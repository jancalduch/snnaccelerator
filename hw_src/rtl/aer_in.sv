==> flow/design.v <==
package pa_SnnAccelerator;
  localparam int N            = 256;                     
  localparam int M            = $clog2(N);               
  localparam int FIFO_DEPTH   = N/2;                     
  localparam int FIFO_ADDRESS = $clog2(N/2);             
  localparam int FIFO_WIDTH   = 12;                      
  localparam int IMAGE_SIZE      = 256;                   
  localparam int IMAGE_SIZE_BITS = $clog2(IMAGE_SIZE);
  localparam int PIXEL_MAX_VALUE = 255;                   
	localparam int PIXEL_BITS      = $clog2(PIXEL_MAX_VALUE);
  localparam int AXI_DATA_WIDTH   = 32;        
  localparam int AXI_ADDR_WIDTH   = 32;        
endpackage
module aer_in #(
	parameter IMAGE_SIZE      = 256,
  parameter IMAGE_SIZE_BITS = $clog2(IMAGE_SIZE),
  parameter PIXEL_MAX_VALUE = 255,
	parameter PIXEL_BITS      = $clog2(PIXEL_MAX_VALUE)
)(
  input  wire           CLK,
  input  wire           RST,
  input  wire [  9:0]   NEXT_INDEX,
  input  wire           FOUND_NEXT_INDEX,
  output reg            AERIN_CTRL_BUSY,
	output reg  [  9:0]   AERIN_ADDR, 
	output reg  	        AERIN_REQ,
	input  wire 	        AERIN_ACK
);
  reg            AERIN_ACK_sync_int, AERIN_ACK_sync, AERIN_ACK_sync_del; 
  wire           AERIN_ACK_sync_negedge;
  always_ff @(posedge CLK, posedge RST) begin
    if (RST) begin
      AERIN_ACK_sync_int <= 1'b0;
      AERIN_ACK_sync	    <= 1'b0;
      AERIN_ACK_sync_del <= 1'b0;
    end
    else begin
      AERIN_ACK_sync_int <= AERIN_ACK;
      AERIN_ACK_sync	    <= AERIN_ACK_sync_int;
      AERIN_ACK_sync_del <= AERIN_ACK_sync;
    end
	end
  assign AERIN_ACK_sync_negedge = ~AERIN_ACK_sync & AERIN_ACK_sync_del;
  always_ff @(posedge CLK, posedge RST) begin
    if (RST) begin
      AERIN_ADDR             <= 10'b0;
      AERIN_REQ              <= 1'b0;
      AERIN_CTRL_BUSY        <= 1'b0;
    end else begin
      if (FOUND_NEXT_INDEX && ~AERIN_ACK_sync) begin
        AERIN_ADDR      <= NEXT_INDEX;
        AERIN_REQ       <= 1'b1;
        AERIN_CTRL_BUSY <= 1'b1;
      end else if (AERIN_ACK_sync) begin
        AERIN_REQ       <= 1'b0;
        AERIN_CTRL_BUSY <= 1'b1;
      end else if (AERIN_ACK_sync_negedge) begin
        AERIN_REQ       <= 1'b0;
        AERIN_CTRL_BUSY <= 1'b0;
      end
    end
	end
endmodule 
# From RTL to reports: aer_in
# What the tools print for aer_in, step after step.
# Lines are those of the file above, counted from 1.
# Cell names lack the library's common part.
# The mark -- stands for no value.
# design
top	aer_in
clock_port	CLK
lib	sky130hd
pvt_corner	tt_025C_1v80

# Word-level counts
# Yosys after proc, flatten, opt, wreduce and memory -nomap, before mapping. Memory bits, and registers merged into a memory's read port (data or address), are not among the register bits. Print and check cells are not counted. Equal cells are merged and count once.
# word_totals
regBits	15
latchBits	0
ramBits	0
romBits	0
clocked_rd_ports_x_width	0
n_memories	0
in_bits	14
output_inout_bits	12
wordCells	15
# classes
addsub	0
multipliers	0
n_div	0
cmp	0
eq_ne	0
shifts	0
muxes	5
logic	2
reduce_logical	2
# ops
cell	n
2-to-1 mux 1 bit	5
nonzero test 3 bit	1
AND 1 bit	1
logical AND 1 bit	1
NOT 1 bit	1

# Depth
# Yosys ltp: most cells in a row. Word level: on the elaborated netlist, between registers, memories and ports. Mapped: between sequential cells and ports; inverters and the memories' decode and read muxes count.
# logic_depth
depth_word	5
abc_area	0
mapped_depth	3
ltp_nobuf	2

# Synthesis result
# The flow's flattened synthesis, as Yosys stat reports it; memories are mapped. The netlist is that of the ABC_AREA named above (0 if unset); the other value can give another one.
# by_type
cell	n	type_area_um2
dfrtp_1	15	375.36
mux2_4	10	150.144
nor2b_4	1	13.763
buf_6	1	11.261
inv_1	3	11.261
nand2b_1	1	6.256
a21oi_1	1	5.005
o21ai_0	1	5.005
nor2_1	1	3.754
# synth_totals
cells	34
area_mm2	0.0005818
seqArea_mm2	0.0003754
flip_flops	15
n_buf	1

# Timing after synthesis
# Source: OpenSTA report_checks on the synthesized netlist (no wires, ideal clock, input and output delay 20% of the period each), path of least setup slack; recovery checks are left aside. Register names are those of the netlist, which keeps one name where synthesis merged equal registers.
# synth_timing
kind	register -> register
startpoint	reg AERIN_ACK_sync
endpoint	reg AERIN_ADDR[0]
clock_period_ns	1.47
setup_ns	0.125
t_first_pin_ns	0.000
arrival_ns	0.972
t_required_ns	1.345
path_slack_ns	0.373
delay_ns	1.097
path_stages	4
path_buffers	1
period_less_setup_slack_ns	1.097
# "delay_ns" is the arrival time less input delay plus setup time.
# "path_stages": output pins that drive a net of the path, with the launching flip-flop's if there is one; two outputs of one cell count as two.
# "period_less_setup_slack_ns" is the clock period less the worst setup slack; recovery checks do not enter. This is arithmetic on one report: input and output delays are still those of the set period (20% each).
# The rows between start and end are the longest chain of elaborated cells between them; the timing report does not say that the signal goes this way. Where chains are equally long, one stands for them.
# Each line given opens the expression or statement behind the cell; cells for indexed reads and writes are added by Yosys, which also makes memories of some case tables.
# synth_via
path_cell_list	dfrtp_1 nor2b_4 buf_6 mux2_4
elab_chain_len	2
cone_cells	2
cone_classes	logic (1); reduce/logical (1)
# synth_rtl
item	line	rtl
from (decl)	29	reg            AERIN_ACK_sync_int, AERIN_ACK_sync, AERIN_ACK_sync_del;
from (assign)	34	AERIN_ACK_sync <= 1'b0;
from (assign)	39	AERIN_ACK_sync <= AERIN_ACK_sync_int;
NOT 1 bit	50	if (FOUND_NEXT_INDEX && ~AERIN_ACK_sync) begin
logical AND 1 bit	50
to (assign)	46	AERIN_ADDR             <= 10'b0;
to (assign)	51	AERIN_ADDR      <= NEXT_INDEX;
to (decl)	25	output reg [ 9:0] AERIN_ADDR,

# Timing after layout
# From the final timing report of job 1: the path of least setup slack in the routed layout; clock arrival at registers is part of the times.
# layout_timing
kind	register -> output
startpoint	reg AERIN_ADDR[2]
endpoint	out AERIN_ADDR[2]
clock_period_ns	1.46
out_delay_ns	0.29
t_first_pin_ns	0.27
arrival_ns	0.95
t_required_ns	1.17
path_slack_ns	0.21
path_stages	2
path_buffers	1
# layout_via
path_cell_list	dfrtp_1 dlygate4sd2_1
elab_chain_len	0
cone_cells	0
cone_lines	0
# layout_rtl
item	line	rtl
from (decl)	25	output reg [ 9:0] AERIN_ADDR,
from (assign)	46	AERIN_ADDR             <= 10'b0;
from (assign)	51	AERIN_ADDR      <= NEXT_INDEX;
to (decl)	25

# Measured results for aer_in: 2 stored runs of the Yosys and OpenROAD flow on sky130hd. The settings differ; the order carries no meaning. The constraints put input and output delay at 20% of the set period each and load the outputs with 0.01 pF.
# "timing.worst_path_ns" is the time allowed to the run's worst setup path (the clock period less input and output delay, where it has them) less its slack. Clock arrival times count: a late capture clock shortens it, a late launch clock lengthens it.
# Settings: - = not set for that run.
run name	period_ns	CAP_MARGIN	CORE_MARGIN	CORE_UTILIZATION	SLEW_MARGIN	SETUP_SLACK_MARGIN	PLACE_DENSITY_LB_ADDON	CORE_ASPECT_RATIO	TNS_END_PERCENT	ABC_AREA	GPL_TIMING_DRIVEN	MIN_ROUTING_LAYER	MAX_ROUTING_LAYER	setup_worst_slack_ns	util_frac	layout_stdcell_area_mm2	design.die.area_mm2	setupTns_ns	post_synth_area_mm2	timing.worst_path_ns	worst_path_kind
job 1	1.46	20	2	40	20	-	-	-	-	-	-	-	-	0.214	0.67	0.0008934	0.0017758	0.000	0.0005818	0.95	register -> output
job 2	1.99	20	7	52	20	0.1	0.14	0.96	50	0	1	met2	met5	0.374	0.859	0.0008633	0.0022518	0.000	0.0005818	1.22	register -> output
