==> flow/design.v <==
package pa_SnnAccelerator;
  localparam int N            = 256;                     
  localparam int M            = $clog2(N);               
  localparam int FIFO_DEPTH   = N/2;                     
  localparam int FIFO_ADDRESS = $clog2(N/2);             
  localparam int FIFO_WIDTH   = 12;                      
  localparam int IMAGE_SIZE      = 256;                   
  localparam int IMAGE_SIZE_BITS = $clog2(IMAGE_SIZE);
  localparam int PIXEL_MAX_VALUE = 255;                   
	localparam int PIXEL_BITS      = $clog2(PIXEL_MAX_VALUE);
  localparam int AXI_DATA_WIDTH   = 32;        
  localparam int AXI_ADDR_WIDTH   = 32;        
endpackage
module decoder #(
	parameter N = 256,
	parameter M = 8
)(
  input  logic            CLK,
  input  logic            RST,
  input logic             NEW_IMAGE,
  input logic  [  M-1:0]  AEROUT_ADDR, 
  input logic  	          AEROUT_REQ,
  output logic            AEROUT_ACK,
  output logic            INFERENCE_RDY,
  output logic            DECODER_RDY,
  output logic  [  M-1:0] INFERED_DIGIT
);
	localparam INIT         = 2'd0; 
  localparam STORE        = 2'd1;
  localparam WAIT         = 2'd2;
  reg AEROUT_REQ_sync_int, AEROUT_REQ_sync;
  logic first_value_infered, storeValue;
  logic [6:0] cnt_up;
  logic waiting_finished;
  logic [M-1:0] inferedValue;
  logic decoder_ready;
  reg  [  1:0] state, nextstate;
  always @(posedge CLK, posedge RST) begin
		if(RST) begin
			AEROUT_REQ_sync_int     <= 1'b0;
			AEROUT_REQ_sync	        <= 1'b0;
		end
		else begin
			AEROUT_REQ_sync_int     <= AEROUT_REQ;
			AEROUT_REQ_sync	        <= AEROUT_REQ_sync_int;
		end
	end
	always_ff @(posedge CLK, posedge RST) begin
		if   (RST) state <= INIT;
		else       state <= nextstate;
	end
	always_comb begin
    case(state)
			INIT:	
        if (AEROUT_REQ_sync)   
          if (!first_value_infered) nextstate = STORE;
          else                      nextstate = WAIT;
        else                        nextstate = INIT;
      STORE: 
        if      (!AEROUT_REQ_sync)  nextstate = INIT;
        else                        nextstate = STORE;                              
			WAIT: 
        if      (!AEROUT_REQ_sync)  nextstate = INIT;
				else					              nextstate = WAIT;
			default: 					            nextstate = INIT;
	  endcase 
  end
  always_comb begin  
    if (state == INIT) begin
      storeValue            = 1'b0;
      AEROUT_ACK            = 1'b0;
    end else if (state == STORE) begin
      storeValue            = 1'b1;
      AEROUT_ACK            = 1'b1;
    end else if (state == WAIT) begin
      storeValue            = 1'b0;
      AEROUT_ACK            = 1'b1;
    end else begin
      storeValue            = 1'b0;
      AEROUT_ACK            = 1'b0;
    end
  end
  always_comb begin
    waiting_finished = (cnt_up == 55);
  end
  always_ff @(posedge CLK or posedge RST) begin
    if (RST)                       cnt_up <= 0;
    else if (NEW_IMAGE)            cnt_up <= 0;
    else if (first_value_infered && (state == INIT) && !AEROUT_REQ)  cnt_up <= (waiting_finished) ? cnt_up: cnt_up + 1;
    else                           cnt_up <= cnt_up;
  end
  always_ff @(posedge CLK) begin
    if (RST)              inferedValue <= 0;
    else if (storeValue)  inferedValue <= AEROUT_ADDR;
  end
  always_ff @(posedge CLK or posedge RST) begin
    if (RST)                                  first_value_infered <= 1'b0;
    else if (NEW_IMAGE)                       first_value_infered <= 1'b0;
    else if (storeValue && !AEROUT_REQ_sync)  first_value_infered <= 1'b1;
    else                                      first_value_infered <= first_value_infered;
  end
  always_ff @(posedge CLK or posedge RST) begin
    if (RST)                    decoder_ready <= 1'b0;
    else if (NEW_IMAGE)         decoder_ready <= 1'b0;
    else if (waiting_finished)  decoder_ready <= 1'b1;
    else                        decoder_ready <= decoder_ready;
  end
  assign INFERED_DIGIT          = inferedValue;
  assign INFERENCE_RDY          = first_value_infered;
  assign DECODER_RDY            = decoder_ready;          
endmodule 
* Step by step through the tools: decoder
What the tools print for decoder, step after step. Lines are those of the file above, counted from 1. Library cell names are shortened. The mark n/a stands for no value.
Inputs: top decoder, clock port CLK, cell library sky130hd, timing corner tt_025C_1v80

* After elaboration
Counts by Yosys on the flattened word-level netlist (proc, flatten, opt, wreduce; memories kept). Register bits leave out memories and registers merged into their read ports (data or address). Print and check cells are left out. Cells with the same type and inputs are merged into one.
Bit counts: cells after elaboration 39, output and inout bits 11, bits in registers 21
Cells by class: equal/unequal tests 4, reduce/logical cells 10, add/subtract/negate cells 1, muxes and demuxes 17
Operators by type and width (count):
- two-way mux 7 bit | 3
- two-way mux 1 bit | 10
- adder 7 x 1 -> 7 bit (second input constant) | 1
- == test 7 x 6 -> 1 bit (second input constant) | 1
- nonzero test 2 bit | 3
- case mux 2 bit (select 3 bit) | 1
- two-way mux 2 bit | 3
- logical AND 1 bit | 3
- inequality test 3 bit (second input constant) | 1
- zero test 1 bit | 2
- == test 2 x 1 -> 1 bit (second input constant) | 1
- == test 2 bit (second input constant) | 1
- zero test 2 bit | 1
- AND reduction 2 bit | 1

* Longest topological paths
Longest topological path by Yosys (ltp), each cell counted once; first at word level (registers and memories cut), then after technology mapping (sequential cells cut; the memories' decode and read muxes count).
Depth: depth after elaboration 6, ABC_AREA 0, mapped depth 4, gate-level depth less buffers 4

* After synthesis
Yosys stat after the flow's synthesis: flattened, memories mapped to cells. It holds for the ABC_AREA given above (unset counts as 0); a run with the other value may have another netlist. Totals and module areas in this step are rounded.
Cells by type:
- dfrtp_1 | count 13, total area 325.312 um^2
- dfxtp_1 | count 8, total area 160.154 um^2
- a21oi_1 | count 18, total area 90.086 um^2
- nand2_1 | count 17, total area 63.811 um^2
- nor2_1 | count 8, total area 30.029 um^2
- dfstp_2 | count 1, total area 26.275 um^2
- nand2b_1 | count 4, total area 25.024 um^2
- o21ai_0 | count 4, total area 20.019 um^2
- or3_1 | count 3, total area 18.768 um^2
- nand4b_1 | count 2, total area 17.517 um^2
- ha_1 | count 1, total area 12.512 um^2
- nand4_1 | count 2, total area 12.512 um^2
- a2111o_1 | count 1, total area 11.261 um^2
- clkbuf_1 | count 3, total area 11.261 um^2
- inv_1 | count 3, total area 11.261 um^2
- mux2_2 | count 1, total area 11.261 um^2
- mux2i_1 | count 1, total area 10.01 um^2
- and4_1 | count 1, total area 8.758 um^2
Other cell types: 7; their cells: 7.
Synthesis totals: area of sequential cells 512 um^2, synthesis area 908 um^2, flip-flops 22, cells in the netlist 98

* Path before layout
Path of least setup slack by OpenSTA after synthesis, without wires, with an ideal clock, recovery checks aside; 20% of the period is set as input and as output delay. Where synthesis merged equal registers, the netlist keeps one of their names.
Timing post-synthesis: path kind reg-to-reg, from reg cnt_up[0], to reg cnt_up[0], path delay 1.527 ns, launch time at the first pin 0.000 ns, setup time 0.125 ns, clock period 1.78 ns, driving pins on the path 5, arrival 1.402 ns, path slack 0.253 ns, synthesis period reached 1.527 ns
"path delay" is the arrival time less input delay plus setup time. "driving pins on the path": output pins that drive a net of the path, with the launching flip-flop's if there is one; two outputs of one cell count as two. "synthesis period reached" is the clock period less the worst setup slack; recovery checks do not enter. This is arithmetic on one report: input and output delays are still those of the set period (20% each). Between the ends stands the longest chain of elaborated cells between them, by number of cells; it is not shown to be the way that was timed. Of several equally long chains one is given. A line is the first line of the expression or statement that the cell stems from. Yosys adds cells for indexed reads and writes and turns some case tables into memories. At most two assigning lines are given for a register; there are more.
On the way, post-synthesis: cell sequence dfrtp_1 > ha_1 > and4_1 > a21oi_1 > mux2_2, length of the longest elaborated chain 4, elaborated cells between the ends (all ways) 7, classes of those cells add/sub (1); eq/ne (2); mux (3); reduce/logical (1)
RTL lines, path post-synthesis:
- from (decl) | line 33 | logic [6:0] cnt_up;
- from (assign) | line 89 | else if (first_value_infered && (state == INIT) && !AEROUT_REQ)  cnt_up <= (waiting_finished) ? cnt_up: cnt_up ...
- from (assign) | line 90 | else                           cnt_up <= cnt_up;
- adder 7 x 1 -> 7 bit | line 89
- two-way mux 7 bit x2 | line 89
- two-way mux 7 bit | line 88 | else if (NEW_IMAGE)            cnt_up <= 0;
- to (assign) | line 89
- to (assign) | line 90
- to (decl) | line 33

* Timing after layout
From the final timing report of flow run 1: the path of least setup slack in the routed layout; clock arrival at registers is part of the times.
Timing after layout: path kind reg-to-output, from reg state, to out AEROUT_ACK, driving pins on the path 3, output delay 0.55 ns, path slack 0.73 ns, clock period 2.74 ns, arrival 1.46 ns, launch time at the first pin 0.32 ns
An end named without its bit number is one bit of that signal or, where synthesis recoded a state register, one of its new flip-flops.
On the way, after layout: cell sequence dfstp_2 > nor2_1 > clkdlybuf4s50_1
RTL lines, path after layout:
- from (decl) | line 37 | reg  [  1:0] state, nextstate;
- from (assign) | line 49 | if (RST) state <= INIT;
- from (assign) | line 50 | else state <= nextstate;
- to (decl) | line 23 | output logic            AEROUT_ACK,
No chain of elaborated cells between the ends is given.

Below are 2 stored runs of the flow (Yosys, OpenROAD; platform sky130hd) on decoder, each with its settings and what was measured, unordered. Constraints: input delay and output delay 20% of the set period each, output load 0.01 pF.
"power": no workload was simulated; the value follows from the tool's default switching activity.
Results are given in rounded form.

* Flow run 1 | settings: period_ns 2.74; CORE_UTILIZATION 63; PLACE_DENSITY_LB_ADDON 0.23; CORE_ASPECT_RATIO 0.78; CORE_MARGIN 5; CTS_CLUSTER_DIAMETER 248; CAP_MARGIN 40; MAX_ROUTING_LAYER met4; SLEW_MARGIN 20 | results: synthesized cell area 908 um^2; total die area 2310 um^2; standard-cell area after layout 1180 um^2; utilization of the finished layout 84.2 %; worst setup slack after layout 0.731 ns; final setup TNS 0.000 ns; power 0.579 mW
* Flow run 2 | settings: period_ns 0.899; CAP_MARGIN 20; CORE_MARGIN 2; CORE_UTILIZATION 40; SLEW_MARGIN 20 | results: synthesized cell area 908 um^2; total die area 2670 um^2; standard-cell area after layout 1480 um^2; utilization of the finished layout 68.2 %; worst setup slack after layout -0.505 ns; final setup TNS -8.92 ns; power 1.83 mW
